==> flow/design.v <==
module zero_one #(
  parameter int COUNT_OF_BITS = 5
) (
  input logic clk,
  input logic rst,
  input logic [COUNT_OF_BITS-1:0] num,
  output int zeros,
  output int ones
);
  int zeros_acc;
  int ones_acc;
  int temp_zeroes;
  int temp_ones;
  always_comb begin
    temp_zeroes = 0;
    temp_ones = 0;
    for (int i = 0; i < COUNT_OF_BITS; i++) begin
      if (num[i] == 1'b0)
        temp_zeroes++;
      else
        temp_ones++;
    end
    zeros = zeros_acc + temp_zeroes;
    ones = ones_acc + temp_ones;
  end
  always_ff @(posedge clk) begin
    if (rst) begin
      zeros_acc <= 0;
      ones_acc <= 0;
    end else begin
      zeros_acc <= zeros;
      ones_acc <= ones;
    end
  end
endmodule
# == From RTL to reports: zero_one ==
# What the tools print for zero_one, step after step.
# Lines are those of the file above, counted from 1.
# Library cell names are shortened.
# A cell with n/a has no value.
# design
top_module,zero_one
clock,clk
cell_library,sky130hd
corner,tt_025C_1v80

# == After elaboration ==
# Counts by Yosys on the flattened word-level netlist (proc, flatten, opt, wreduce; memories kept). Register bits leave out memories and registers merged into their read ports (data or address); mux counts leave out enables and synchronous resets folded into registers. Print and check cells are left out. Cells with the same type and inputs are merged into one.
# op_classes
logic,0
n_shift,0
n_mul,0
mux,10
n_cmp,0
addsub,10
div,0
reduce_and_logical,0
eq_ne,0
# ops
operator,count
adder 32 x 2 -> 32 bit (second input constant),8
two-way mux 32 bit,8
adder 32 bit,2
two-way mux 1 bit,2
# word_totals
latch_bits,0
n_memories,0
clocked_rd_ports_x_width,0
register_bits,64
mem_bits_rw,0
rom_bits,0
input_bits,7

# == Depth ==
# Yosys ltp: most cells in a row. Word level: on the elaborated netlist, between registers, memories and ports. Mapped: between sequential cells and ports; inverters and the memories' decode and read muxes count.
# depth
word_depth,10
abc_area,0
mapped_depth,16
depth_no_buf,15

# == After synthesis ==
# Yosys stat after the flow's synthesis: flattened, memories mapped to cells. It holds for the ABC_AREA given above (unset counts as 0); a run with the other value may have another netlist.
# Totals and module areas in this step are rounded.
# mapped
seq_area_um2,1280
area_um2,3760
ffs,64
mapped_cells,419
buffers,19
# by_type
type,count,area_total_um2
dfxtp_1,64,1.28E+03
nor2b_1,61,381.616
xnor2_1,38,332.819
xor2_1,26,227.718
ha_1,16,200.192
nand4_1,17,106.352
nand3_1,19,95.091
a21oi_1,17,85.082
a2111oi_4,3,82.579
nand2_1,22,82.579
mux2_2,7,78.826
nor2_1,19,71.318
o2111ai_1,8,70.067
clkbuf_1,17,63.811
inv_1,13,48.797
a211oi_1,6,45.043
o21ai_0,9,45.043
fa_1,2,40.038
# Not listed: further types 30, cells in them 55.

# == Worst setup path after synthesis ==
# OpenSTA on the mapped netlist: ideal clock, no wires. The path of least setup slack (recovery checks aside). Input and output delay are each 20% of the period. Register names are those of the netlist, which keeps one name where synthesis merged equal registers.
# synth_path
path_type,input-to-output
startpoint,in num[0]
endpoint,out ones[17]
input_delay_ns,1.222
path_delay_ns,3.305
setup_slack_ns,0.361
path_stages,14
period_ns,6.11
required_ns,4.888
arrival_time_ns,4.527
output_delay_ns,1.222
synth_period_reached_ns,5.749
# "path_delay_ns" = arrival - input delay + setup time.
# A path that ends at an output port has no setup time.
# "path_stages" counts driving pins, that of a launching flip-flop among them; a cell with two outputs on the path counts twice.
# "synth_period_reached_ns" = period - worst setup slack (recovery checks aside). The figure is calculated, with input and output delays left at 20% of the set period.
# Between the ends stands the longest chain of elaborated cells between them, by number of cells; it is not shown to be the way that was timed. Of several equally long chains one is given.
# A line is the first line of the expression or statement that the cell stems from. Yosys adds cells for indexed reads and writes and turns some case tables into memories.
# synth_between
cell_sequence,inv_1 > ha_1 > clkbuf_1 > xor2_1 > xor2_1 > mux2i_1 > ha_1 > mux2_2 > ha_1 > a21o_1 > nand4_1 > clkbuf_1 > a2111oi_0 > xor2_1
elab_chain_cells,10
# synth_rtl
element,line,text
start: declaration,6,"input logic [COUNT_OF_BITS-1:0] num,"
two-way mux 1 bit,18,if (num[i] == 1'b0)
adder 32 x 2 -> 32 bit,20,else
two-way mux 32 bit,18,
adder 32 x 2 -> 32 bit,20,
two-way mux 32 bit,18,
adder 32 x 2 -> 32 bit,20,
two-way mux 32 bit,18,
adder 32 x 2 -> 32 bit,20,
two-way mux 32 bit,18,
adder 32 bit,24,ones = ones_acc + temp_ones;
end: declaration,8,output int ones

# == Worst path after layout ==
# Path of least setup slack in the final report of job 1 (OpenROAD, finished layout, wires in). Where an end is a register, its clock arrival counts in the times.
# layout_path
path_type,input-to-output
startpoint,in num[0]
endpoint,out ones[13]
arrival_time_ns,6.38
input_delay_ns,1.61
output_delay_ns,1.61
required_ns,6.43
path_stages,17
period_ns,8.04
setup_slack_ns,0.05
# Between the ends stands the longest chain of elaborated cells between them, by number of cells; it is not shown to be the way that was timed. Of several equally long chains one is given.
# layout_between
cell_sequence,clkdlybuf4s50_1 > inv_1 > ha_1 > clkbuf_1 > xor2_1 > xor2_1 > mux2i_1 > ha_1 > mux2_2 > ha_1 > a21o_1 > nand4_1 > clkbuf_1 > a21oi_1 > nand3_1 > xnor2_1 > clkdlybuf4s50_1
elab_chain_cells,10
# layout_rtl
element,line,text
start: declaration,6,"input logic [COUNT_OF_BITS-1:0] num,"
two-way mux 1 bit,18,if (num[i] == 1'b0)
adder 32 x 2 -> 32 bit,20,else
two-way mux 32 bit,18,
adder 32 x 2 -> 32 bit,20,
two-way mux 32 bit,18,
adder 32 x 2 -> 32 bit,20,
two-way mux 32 bit,18,
adder 32 x 2 -> 32 bit,20,
two-way mux 32 bit,18,
adder 32 bit,24,ones = ones_acc + temp_ones;
end: declaration,8,output int ones

Hand-over note for zero_one

Design zero_one on sky130hd. What follows are 2 stored runs of the flow, each under its own settings; their order means nothing. The constraints put input and output delay at 20% of the set period each and load the outputs with 0.01 pF.
"final_power_mw": no workload was simulated; the value follows from the tool's default switching activity.
Values from the reports are rounded here.

Job 1, flow files:
==> flow/run.sh <==
#!/bin/bash
# the make line also repeats the synthesis and layout settings of config.mk as NAME=value (left out here)
make -C /OpenROAD-flow-scripts/flow DESIGN_CONFIG=/design/flow/config.mk WORK_HOME=/design/flow/orfs CLKGATE_MAP_FILE= finish
==> flow/config.mk <==
export PLATFORM = sky130hd
export DESIGN_NAME = zero_one
export DESIGN_NICKNAME = zero_one
export VERILOG_FILES = /design/flow/design.v
export SDC_FILE = /design/flow/constraint.sdc
export NUM_CORES = 4
export LEC_CHECK = 0
export CAP_MARGIN = 20
export CELL_PAD_IN_SITES_DETAIL_PLACEMENT = 0
export CORE_MARGIN = 6
export CORE_UTILIZATION = 50
export GPL_TIMING_DRIVEN = 0
export PLACE_DENSITY = 0.85
export SETUP_SLACK_MARGIN = -0.58
export SLEW_MARGIN = 20
export TNS_END_PERCENT = 30
==> flow/constraint.sdc <==
create_clock -name core_clock -period 8.04 [get_ports {clk}]
set_input_delay 1.6080 -clock core_clock [delete_from_list [all_inputs] [get_ports {clk}]]
set_output_delay 1.6080 -clock core_clock [all_outputs]
set_load 0.01 [all_outputs]

==> results of job 1, as CSV <==
result,value
final_power_mw,0.971
total_die_area_um2,9740
worst_setup_slack_ns,0.049
synthArea_um2,3760
hold_ws_ns,0.534
final_stdcell_area_um2,4790
total_negative_slack_ns,0.000

Job 2, flow files:
==> flow/run.sh <==
#!/bin/bash
# the make line also repeats the synthesis and layout settings of config.mk as NAME=value (left out here)
make -C /OpenROAD-flow-scripts/flow DESIGN_CONFIG=/design/flow/config.mk WORK_HOME=/design/flow/orfs CLKGATE_MAP_FILE= finish
==> flow/config.mk <==
export PLATFORM = sky130hd
export DESIGN_NAME = zero_one
export DESIGN_NICKNAME = zero_one
export VERILOG_FILES = /design/flow/design.v
export SDC_FILE = /design/flow/constraint.sdc
export NUM_CORES = 4
export LEC_CHECK = 0
export CAP_MARGIN = 35
export CELL_PAD_IN_SITES_DETAIL_PLACEMENT = 0
export CELL_PAD_IN_SITES_GLOBAL_PLACEMENT = 2
export CORE_MARGIN = 2
export CORE_UTILIZATION = 22
export GPL_ROUTABILITY_DRIVEN = 1
export MAX_ROUTING_LAYER = met4
export PLACE_DENSITY_LB_ADDON = 0.0
export SETUP_SLACK_MARGIN = 1.12
export SLEW_MARGIN = 20
export TNS_END_PERCENT = 5
==> flow/constraint.sdc <==
create_clock -name core_clock -period 4.22 [get_ports {clk}]
set_input_delay 0.8440 -clock core_clock [delete_from_list [all_inputs] [get_ports {clk}]]
set_output_delay 0.8440 -clock core_clock [all_outputs]
set_load 0.01 [all_outputs]

==> results of job 2, as CSV <==
result,value
final_power_mw,2.21
total_die_area_um2,18200
worst_setup_slack_ns,-0.629
synthArea_um2,3760
hold_ws_ns,0.537
final_stdcell_area_um2,5950
total_negative_slack_ns,-20.1

End of note.
